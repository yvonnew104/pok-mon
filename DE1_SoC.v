==> flow/design.v <==
module DE1_SoC (CLOCK_50, KEY, LEDR, SW, GPIO_0, GPIO_1, VGA_HS, VGA_VS, VGA_R, VGA_G, VGA_B, VGA_SYNC_N, VGA_BLANK_N, VGA_CLK); 
	output [9:0] LEDR;
	input [9:0] SW;
	input [3:0] KEY;
	input CLOCK_50;
	input [35:0] GPIO_0;
	output [35:0] GPIO_1;
	output VGA_HS, VGA_VS;
	output VGA_CLK;
	output VGA_BLANK_N;
	output VGA_SYNC_N;
	output [7:0] VGA_R, VGA_G, VGA_B;
	wire [31:0] clk;
	wire SRAM_flag, send_bit_bsc1, send_bit_bsc2;
	wire [7:0] SRAM_data_in, SRAM_data_out, SRAM_address;
	wire [3:0] bic_in, bsc_in, bic_out, bsc_out;
	wire char_r, char_s;
	wire Load_flag, transmit_enable, GetStartBit, char_r_flag, char_s_flag;
	wire [7:0] outputData_fromMicroprocessor;
	wire [7:0] outputData_fromStoP;
	clock_divider clk_d(CLOCK_50, clk);
	mem m(CLOCK_50, SRAM_flag, SRAM_address, SRAM_data_in, SRAM_data_out);
	startBit_Detect startbit(.clk(clk[7]), .reset(SW[8]), .data_in(GPIO_0[0]), .bic(bic_in), .enable(GetStartBit));
	Serial2Parallel s2p(.clk(clk[7]), .reset(SW[8]), .data_in(GPIO_0[0]), .bsc(bsc_in), .bic(bic_in), .data_out(outputData_fromStoP));
	P_to_S ptos(.clk(clk[7]), .reset(SW[8]), .data_in(outputData_fromMicroprocessor), .load(Load_flag), .bsc(bsc_out), .bic(bic_out), .data_out(GPIO_1[0]));
	bic bic1(.out(bic_in), .clk(clk[7]), .rst(SW[8]), .enable(GetStartBit), .sample(bsc_in), .char_rs(char_r), .flag(char_r_flag));
	bsc bsc1(.out(bsc_in), .clk(clk[7]), .rst(SW[8]), .enable(GetStartBit));
	bic bic2(.out(bic_out), .clk(clk[7]), .rst(SW[8]), .enable(transmit_enable), .sample(bsc_out), .char_rs(char_s), .flag(char_s_flag));
	bsc bsc2(.out(bsc_out), .clk(clk[7]), .rst(SW[8]), .enable(transmit_enable));
	wire [11:0] enable;
	wire getAttack;
	wire [9:0] blood1, blood2, magic;
	wire [2:0] life;  
	wire [5:0] userin;
	GraphicDriver gd (CLOCK_50, SW[8], VGA_HS, VGA_VS, VGA_R, VGA_G, VGA_B, VGA_SYNC_N, VGA_BLANK_N, VGA_CLK, KEY[3:0], enable, getAttack, blood1, blood2, magic, life, userin);
 microprocessor u0 (
        .addr_export             (SRAM_address),              
        .charreceived_export     (char_r),      
        .charreceivedflag_export (char_r_flag),  
        .charsent_export         (char_s),          
        .charsentflag_export     (char_s_flag),      
        .clk_clk                 (CLOCK_50),                  
        .sram_data_in_export     (SRAM_data_in),              
        .flag_export             (SRAM_flag),              
        .load_export             (Load_flag),              
        .paralleldatai_export    (outputData_fromStoP),     
        .paralleldataled_export  (LEDR[7:0]),   
        .paralleldatao_export    (outputData_fromMicroprocessor),     
        .reset_reset_n           (SW[9]),            
        .transmitenable_export   (transmit_enable),    
        .userinput_export        (userin),          
		  .sram_data_out_export    (SRAM_data_out),      
		  .enable_enemy_export     (enable[11:6]),      
        .enable_self_export      (enable[5:0]),        
		  .current_hp_export       (blood2[7:0]),        
        .current_mp_export       (magic[7:0]),        
        .current_ehp_export      (blood1[7:0]),       
        .life_export             (life),               
		  .get_attacked_export     (getAttack)       
    );
endmodule
module clock_divider (clock, divided_clocks);
	input clock;
	output [31:0] divided_clocks;
	reg [31:0] divided_clocks;
	initial
	divided_clocks = 0;
	always @(posedge clock)
	divided_clocks = divided_clocks + 1;
endmodule
From RTL to reports: clock_divider
Tool output for the design above, in the order of the flow.
Lines are those of the file above, counted from 1.
Operators: Yosys type, input widths -> output width; for muxes data width and select width s.
Cell names lack the library's common part.
Not given: --
- design top: clock_divider
- clock input: clock
- standard-cell library: sky130hd
- corner: tt_025C_1v80

Word-level counts
Yosys after proc, flatten, opt, wreduce and memory -nomap, before mapping. Enables and synchronous resets that opt folds into registers are not counted as muxes. Memory bits, and registers merged into a memory's read port (data or address), are not among the register bits. Print and check cells are not counted. Equal cells are merged and count once.
- noted $add $sub $neg: 1
- operators by type and width (cell ; number):
    $add 32x1->32 const B ; 1
- bits in registers: 32
- bits of input ports: 1
- noted output and inout port bits: 32
- noted word-level cells: 2

Longest topological paths
Yosys ltp: most cells in a row. Word level: on the elaborated netlist, between registers, memories and ports. Mapped: between sequential cells and ports; inverters and the memories' decode and read muxes count.
- depth after elaboration at 1
- ABC_AREA at 0
- depth in mapped cells at 6
- depth with buffers taken out at 5

After synthesis
Yosys stat after the flow's synthesis: flattened, memories mapped to cells. It holds for the ABC_AREA given above (unset counts as 0); a run with the other value may have another netlist.
- cells by type (cell type ; number ; area in all (µm²)):
    dfxtp_1 ; 32 ; 640.614
    xor2_1 ; 20 ; 175.168
    xnor2_1 ; 10 ; 87.584
    nor4_2 ; 5 ; 62.56
    nand3_1 ; 10 ; 50.048
    and4_1 ; 4 ; 35.034
    nand2_1 ; 9 ; 33.782
    nor4_1 ; 4 ; 25.024
    nor2_1 ; 6 ; 22.522
    nor4_4 ; 1 ; 21.27
    nand3_2 ; 2 ; 20.019
    nor3_1 ; 4 ; 20.019
    inv_1 ; 5 ; 18.768
    nand4_1 ; 3 ; 18.768
    and3_1 ; 2 ; 12.512
    ha_1 ; 1 ; 12.512
    buf_6 ; 1 ; 11.261
    or3_4 ; 1 ; 11.261
Not listed: further types 6, cells in them 7.
- cell count at 127
- mapped area at 1318.8 µm²
- noted sequential area: 640.6 µm²
- flip-flops: 32
- buffer cells: 4

Worst setup path after synthesis
OpenSTA on the mapped netlist: ideal clock, no wires. The path of least setup slack (recovery checks aside). Input and output delay are each 20% of the period. Register names are those of the netlist, which keeps one name where synthesis merged equal registers.
- kind: flip-flop to flip-flop
- from: reg divided_clocks[0]
- to: reg divided_clocks[24]
- period: 2610 ps
- library setup time at 134 ps
- noted launch time at the first pin: 0 ps
- noted data arrival time: 1534 ps
- data required time: 2476 ps
- setup slack: 942 ps
- path delay at 1668 ps
- stages on the path at 7
- buffers on the path at 1
- noted period reached after synthesis: 1668 ps
"path delay" is the arrival time less input delay plus setup time.
"stages on the path": output pins that drive a net of the path, with the launching flip-flop's if there is one; two outputs of one cell count as two.
"period reached after synthesis" is the clock period less the worst setup slack; recovery checks do not enter. This is arithmetic on one report: input and output delays are still those of the set period (20% each).
Between the ends stands the longest chain of elaborated cells between them, by number of cells; it is not shown to be the way that was timed. Of several equally long chains one is given.
Each line given opens the expression or statement behind the cell; cells for indexed reads and writes are added by Yosys, which also makes memories of some case tables.
- cell sequence: dfxtp_1 ha_1 nand3_1 or3_1 buf_2 nor4_1 xor2_1
- length of the longest elaborated chain: 1
- elaborated cells between the ends (all ways) at 1
- noted RTL lines with such cells: 1
- classes of those cells: 1 x add/sub
- RTL lines, path post-synthesis (element ; line ; source):
    start: declaration ; 64 ; output [31:0] divided_clocks;
    start: assignment ; 69 ; divided_clocks = divided_clocks + 1;
    $add 32x1->32 ; 69 ;
    end: assignment ; 69 ;
    end: declaration ; 64 ;

Worst path after layout
From the final timing report of flow run A: the path of least setup slack in the routed layout; clock arrival at registers is part of the times.
The report prints the path's times to 10 ps; the period is as set.
- kind: flip-flop to output port
- from: reg divided_clocks[5]
- to: out divided_clocks[5]
- period: 1760 ps
- noted external output delay: 350 ps
- noted launch time at the first pin: 320 ps
- noted data arrival time: 1350 ps
- data required time: 1410 ps
- setup slack: 60 ps
- stages on the path at 3
- buffers on the path at 2
- cell sequence: dfxtp_1 buf_4 clkdlybuf4s50_1
- length of the longest elaborated chain: 0
- elaborated cells between the ends (all ways) at 0
- noted RTL lines with such cells: 0
- RTL lines, path after layout (element ; line ; source):
    start: declaration ; 64 ; output [31:0] divided_clocks;
    start: assignment ; 69 ; divided_clocks = divided_clocks + 1;
    end: declaration ; 64 ;

--- measured runs ---
Settings and measured results of 2 stored flow runs for module clock_divider (sky130hd), not sorted in any way. The constraints put input and output delay at 20% of the set period each and load the outputs with 0.01 pF.
"reached clock period" is the run's clock period less its worst setup slack. It is reckoned from that one timing run; input and output delays stay at 20% of the period that was set.
By "worst path time" is meant the share of the clock period that the worst setup path is allowed (20% is reserved at inputs, 20% at outputs), minus its slack. Clock arrival times at its registers enter into it.
"power consumption" rests on the timing tool's default activity at the inputs, not on a simulated workload.
"worst path time" is given in steps of 10 ps.

Flow run A

==> flow/run.sh <==
#!/bin/bash
# the make line also repeats the synthesis and layout settings of config.mk as NAME=value (left out here)
make -C /OpenROAD-flow-scripts/flow DESIGN_CONFIG=/design/flow/config.mk WORK_HOME=/design/flow/orfs CLKGATE_MAP_FILE= finish
==> flow/config.mk <==
export PLATFORM = sky130hd
export DESIGN_NAME = clock_divider
export DESIGN_NICKNAME = clock_divider
export VERILOG_FILES = /design/flow/design.v
export SDC_FILE = /design/flow/constraint.sdc
export NUM_CORES = 4
export LEC_CHECK = 0
export ABC_AREA = 0
export CAP_MARGIN = 20
export CORE_MARGIN = 2
export CORE_UTILIZATION = 44
export CTS_CLUSTER_SIZE = 76
export HOLD_SLACK_MARGIN = 0.02
export SLEW_MARGIN = 20
==> flow/constraint.sdc <==
create_clock -name core_clock -period 1.76 [get_ports {clock}]
set_input_delay 0.3520 -clock core_clock [delete_from_list [all_inputs] [get_ports {clock}]]
set_output_delay 0.3520 -clock core_clock [all_outputs]
set_load 0.01 [all_outputs]

Measured in flow run A:
- Yosys chip area after synthesis at 1,318.8 µm²
- full die area at 3,451.0 µm²
- utilization in the final report at 63.4 %
- setup slack of the worst path at 59 ps
- noted the sum of negative setup slack: 0 ps
- power consumption at 1,158 uW
- noted the reached clock period: 1,701 ps
- worst path time at 1,350 ps
- critical path kind: flip-flop to output port

Flow run B

==> flow/run.sh <==
#!/bin/bash
# the make line also repeats the synthesis and layout settings of config.mk as NAME=value (left out here)
make -C /OpenROAD-flow-scripts/flow DESIGN_CONFIG=/design/flow/config.mk WORK_HOME=/design/flow/orfs CLKGATE_MAP_FILE= finish
==> flow/config.mk <==
export PLATFORM = sky130hd
export DESIGN_NAME = clock_divider
export DESIGN_NICKNAME = clock_divider
export VERILOG_FILES = /design/flow/design.v
export SDC_FILE = /design/flow/constraint.sdc
export NUM_CORES = 4
export LEC_CHECK = 0
export CAP_MARGIN = 20
export CORE_MARGIN = 2
export CORE_UTILIZATION = 62
export SLEW_MARGIN = 20
==> flow/constraint.sdc <==
create_clock -name core_clock -period 1.88 [get_ports {clock}]
set_input_delay 0.3760 -clock core_clock [delete_from_list [all_inputs] [get_ports {clock}]]
set_output_delay 0.3760 -clock core_clock [all_outputs]
set_load 0.01 [all_outputs]

Measured in flow run B:
- Yosys chip area after synthesis at 1,318.8 µm²
- full die area at 2,512.0 µm²
- utilization in the final report at 89.6 %
- setup slack of the worst path at 89 ps
- noted the sum of negative setup slack: 0 ps
- power consumption at 1,267 uW
- noted the reached clock period: 1,791 ps
- worst path time at 1,790 ps
- critical path kind: flip-flop to flip-flop
--- end ---
